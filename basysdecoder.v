==> flow/design.v <==
`timescale 1ns / 1ps
module basysdecoder (
    output reg [6:0] out0,        
    output reg [3:0] enable,      
    input wire internal_clk,               
    input wire real_clk,         
    input wire [15:0] ResultW,
    input wire [7:0] PC
);
    reg [1:0] state;             
    reg [3:0] digito;            
    parameter S0 = 2'b00;       
    parameter S1 = 2'b01;       
    parameter S2 = 2'b10;       
    parameter S3 = 2'b11;       
    always @(posedge internal_clk) begin
        begin  
            case (state)
                S0: begin 
                    state <= S1;
                    enable <= 4'b1110;
                end
                S1: begin 
                    state <= S2;
                    enable <= 4'b1101;
                end
                S2: begin 
                    state <= S3;
                    enable <= 4'b1011;
                end
                S3: begin 
                    state <= S0;
                    enable <= 4'b0111;
                end 
            endcase
        end
    end
    always @(*) begin
        case (state)
            S1: digito = ResultW[3:0];    
            S2: digito = ResultW[7:4];    
            S3: digito = PC[3:0];   
            S0: digito = PC[7:4];  
            default: digito = 4'b0000;
        endcase
    end
    always @(*) begin
        case (digito)
            4'b0000: out0 = 7'b0000001;  
            4'b0001: out0 = 7'b1001111;  
            4'b0010: out0 = 7'b0010010;  
            4'b0011: out0 = 7'b0000110;  
            4'b0100: out0 = 7'b1001100;  
            4'b0101: out0 = 7'b0100100;  
            4'b0110: out0 = 7'b0100000;  
            4'b0111: out0 = 7'b0001111;  
            4'b1000: out0 = 7'b0000000;  
            4'b1001: out0 = 7'b0001100;  
            4'b1010: out0 = 7'b0001000;  
            4'b1011: out0 = 7'b1100000;  
            4'b1100: out0 = 7'b0110001;  
            4'b1101: out0 = 7'b1000010;  
            4'b1110: out0 = 7'b0110000;  
            4'b1111: out0 = 7'b0111000;  
            default: out0 = 7'b1111111; 
        endcase
    end
endmodule
-- From RTL to reports: basysdecoder
Tool output for the design above, in the order of the flow.
Line numbers count from 1 in the design file above.
Library cell names are shortened.
The mark n/a stands for no value.
- top module: basysdecoder
- clock: internal_clk
- standard-cell library: sky130hd
- library corner: tt_025C_1v80

-- After elaboration
Yosys after proc, flatten, opt, wreduce and memory -nomap, before mapping. Enables and synchronous resets that opt folds into registers are not counted as muxes. Memory bits, and registers merged into a memory's read port (data or address), are not among the register bits. Print and check cells are not counted. Equal cells are merged and count once.
Yosys's memory passes give these memory sizes; they may raise the number of words (mostly to a power of two), join words into wider ones and drop unused or constant bits.
- noted muxes and demuxes: 3
- reduce/logical cells at 1
- noted eq/ne operators: 3
- operators with widths (operator ; number):
    4-bit parallel mux with 4-bit select ; 2
    2-bit parallel mux with 4-bit select ; 1
    2-bit == test with constant B ; 2
    2-bit by 1-bit == test with 1-bit output with constant B ; 1
    2-bit zero test ; 1
- ROM bits at 112
- noted flip-flop bits (word level): 6
- memory cells: 1
- memories (name ; words ; bits a word ; read ports ; wr ports ; line ; RTL):
    (name not given) ; 16 ; 7 ; 1 ; 0 ; 48 ; case (digito)

-- Depth
Longest topological path by Yosys (ltp), each cell counted once; first at word level (registers and memories cut), then after technology mapping (sequential cells cut; the memories' decode and read muxes count).
- word-level depth at 2
- ABC_AREA at 0
- gate-level depth with buffers: 8
- noted depth with buffers taken out: 8

-- Netlist
Yosys stat after the flow's synthesis: flattened, memories mapped to cells. It holds for the ABC_AREA given above (unset counts as 0); a run with the other value may have another netlist.
The area totals of this step are shown rounded.
- cell types (type ; number ; total area (um^2)):
    ha_1 ; 12 ; 150.144
    dfxtp_1 ; 6 ; 120.115
    mux2i_1 ; 11 ; 110.106
    inv_1 ; 14 ; 52.55
    a222oi_1 ; 4 ; 40.038
    o22ai_1 ; 4 ; 25.024
    nand2_1 ; 4 ; 15.014
    a211oi_2 ; 1 ; 12.512
    nor3b_2 ; 1 ; 12.512
    buf_6 ; 1 ; 11.261
    mux2_1 ; 1 ; 11.261
    mux2_2 ; 1 ; 11.261
    xnor2_1 ; 1 ; 8.758
    buf_4 ; 1 ; 7.507
    clkinv_1 ; 2 ; 7.507
    nor3b_1 ; 1 ; 7.507
    or2_1 ; 1 ; 6.256
    buf_2 ; 1 ; 5.005
- noted mapped cells: 67
- noted sequential area: 120.1 um^2
- mapped area: 614.3 um^2
- flip-flops at 6

-- Worst setup path after synthesis
Source: OpenSTA report_checks on the synthesized netlist (no wires, ideal clock, input and output delay 20% of the period each), path of least setup slack; recovery checks are left aside. Register names are those of the netlist, which keeps one name where synthesis merged equal registers.
- path kind: input to output
- start: input port PC[5]
- end: output port out0[2]
- noted output delay: 918 ps
- noted slack: 1552 ps
- noted driving pins on the path: 5
- data required time: 3672 ps
- arrival time at 2120 ps
- delay of the path at 1202 ps
- buffers on the path: 0
- noted time at the first pin: 918 ps
- period: 4590 ps
- noted period reached after synthesis: 3038 ps
"delay of the path" = arrival - input delay + setup time.
A path that ends at an output port has no setup time.
"driving pins on the path" counts driving pins, that of a launching flip-flop among them; a cell with two outputs on the path counts twice.
"period reached after synthesis" is the clock period less the worst setup slack; recovery checks do not enter. This is arithmetic on one report: input and output delays are still those of the set period (20% each).
Between the ends stands the longest chain of elaborated cells between them, by number of cells; it is not shown to be the way that was timed. Of several equally long chains one is given.
Each line given opens the expression or statement behind the cell; cells for indexed reads and writes are added by Yosys, which also makes memories of some case tables.
The chain passes a memory read, where the word-level depth is cut; so it can be longer than that depth.
- cell sequence: a222oi_1 -> mux2i_1 -> ha_1 -> mux2_1 -> o22ai_1
- length of the longest elaborated chain at 2
- ends and longest elaborated chain, after synthesis (what ; line ; RTL):
    start, declared ; 8 ; input wire [7:0] PC
    4-bit parallel mux with 4-bit select ; 39 ; case (state)
    memory 16 x 7 bit ; 48 ; case (digito)
    end, declared ; 3 ; output reg [6:0] out0,

-- Path in the finished layout
From the final timing report of job 1: the path of least setup slack in the routed layout; clock arrival at registers is part of the times.
The path's times are printed in steps of 10 ps; the period is the one set.
- path kind: input to output
- start: input port PC[5]
- end: output port out0[1]
- noted output delay: 770 ps
- period: 3870 ps
- noted slack: 150 ps
- buffers on the path: 2
- arrival time at 2950 ps
- noted driving pins on the path: 8
- data required time: 3100 ps
- noted time at the first pin: 770 ps
Between the ends stands the longest chain of elaborated cells between them, by number of cells; it is not shown to be the way that was timed. Of several equally long chains one is given.
The chain passes a memory read, where the word-level depth is cut; so it can be longer than that depth.
- cell sequence: clkdlybuf4s50_1 -> a222oi_1 -> mux2i_2 -> inv_1 -> ha_1 -> mux2i_1 -> o22ai_1 -> clkdlybuf4s50_1
- length of the longest elaborated chain at 2
- ends and longest elaborated chain, post-layout (what ; line ; RTL):
    start, declared ; 8 ; input wire [7:0] PC
    4-bit parallel mux with 4-bit select ; 39 ; case (state)
    memory 16 x 7 bit ; 48 ; case (digito)
    end, declared ; 3 ; output reg [6:0] out0,

# Flow runs of basysdecoder

2 stored runs of basysdecoder in the flow (synthesis by Yosys, layout by OpenROAD, sky130hd cells), in arbitrary order. Constraints: input delay and output delay 20% of the set period each, output load 0.01 pF.
By "clock period achieved" is meant the clock period of the run minus its worst setup slack. This is arithmetic on one report: input and output delays are still those of the set period (20% each).
"worst setup path time": the worst setup path's part of the clock period (all of it between registers, 20% less for each end at a port) less its slack. A launch clock that arrives late makes it longer, a capture clock that arrives late makes it shorter.
By "total design power" is meant OpenSTA's value without simulated activity: inputs other than the clock are taken to toggle once in ten clock periods, and the tool carries that through the logic.
"worst setup path time" is given in steps of 10 ps.
Results are given in rounded form.

Job 1
Settings were period_ns = 3.87; CORE_UTILIZATION = 36; PLACE_DENSITY_LB_ADDON = 0.13; CORE_MARGIN = 8; TNS_END_PERCENT = 95; GPL_ROUTABILITY_DRIVEN = 0; CTS_CLUSTER_DIAMETER = 63; MIN_ROUTING_LAYER = met2; CAP_MARGIN = 20; SLEW_MARGIN = 20
- noted the netlist area reported by Yosys: 614.3 um^2
- noted the area of the die: 3284 um^2
- standard-cell area of the final layout at 952.2 um^2
- noted the lowest setup slack: 146 ps
- total negative slack on setup checks: 0 ps
- worst hold slack in the final report at 595 ps
- total design power: 0.1389 mW
- noted the clock period achieved: 3724 ps
- worst setup path time: 2180 ps
- kind of the worst setup path: input to output

Job 2
Settings were period_ns = 2.29; CORE_UTILIZATION = 33; PLACE_DENSITY = 0.37; ABC_AREA = 0; GPL_TIMING_DRIVEN = 0; CTS_CLUSTER_SIZE = 43; CTS_CLUSTER_DIAMETER = 141; SLEW_MARGIN = 5; CAP_MARGIN = 20; CORE_MARGIN = 2
- noted the netlist area reported by Yosys: 614.3 um^2
- noted the area of the die: 2223 um^2
- standard-cell area of the final layout at 1179 um^2
- noted the lowest setup slack: -461 ps
- total negative slack on setup checks: -2350 ps
- worst hold slack in the final report at 568 ps
- total design power: 0.2246 mW
- noted the clock period achieved: 2751 ps
- worst setup path time: 1840 ps
- kind of the worst setup path: input to output
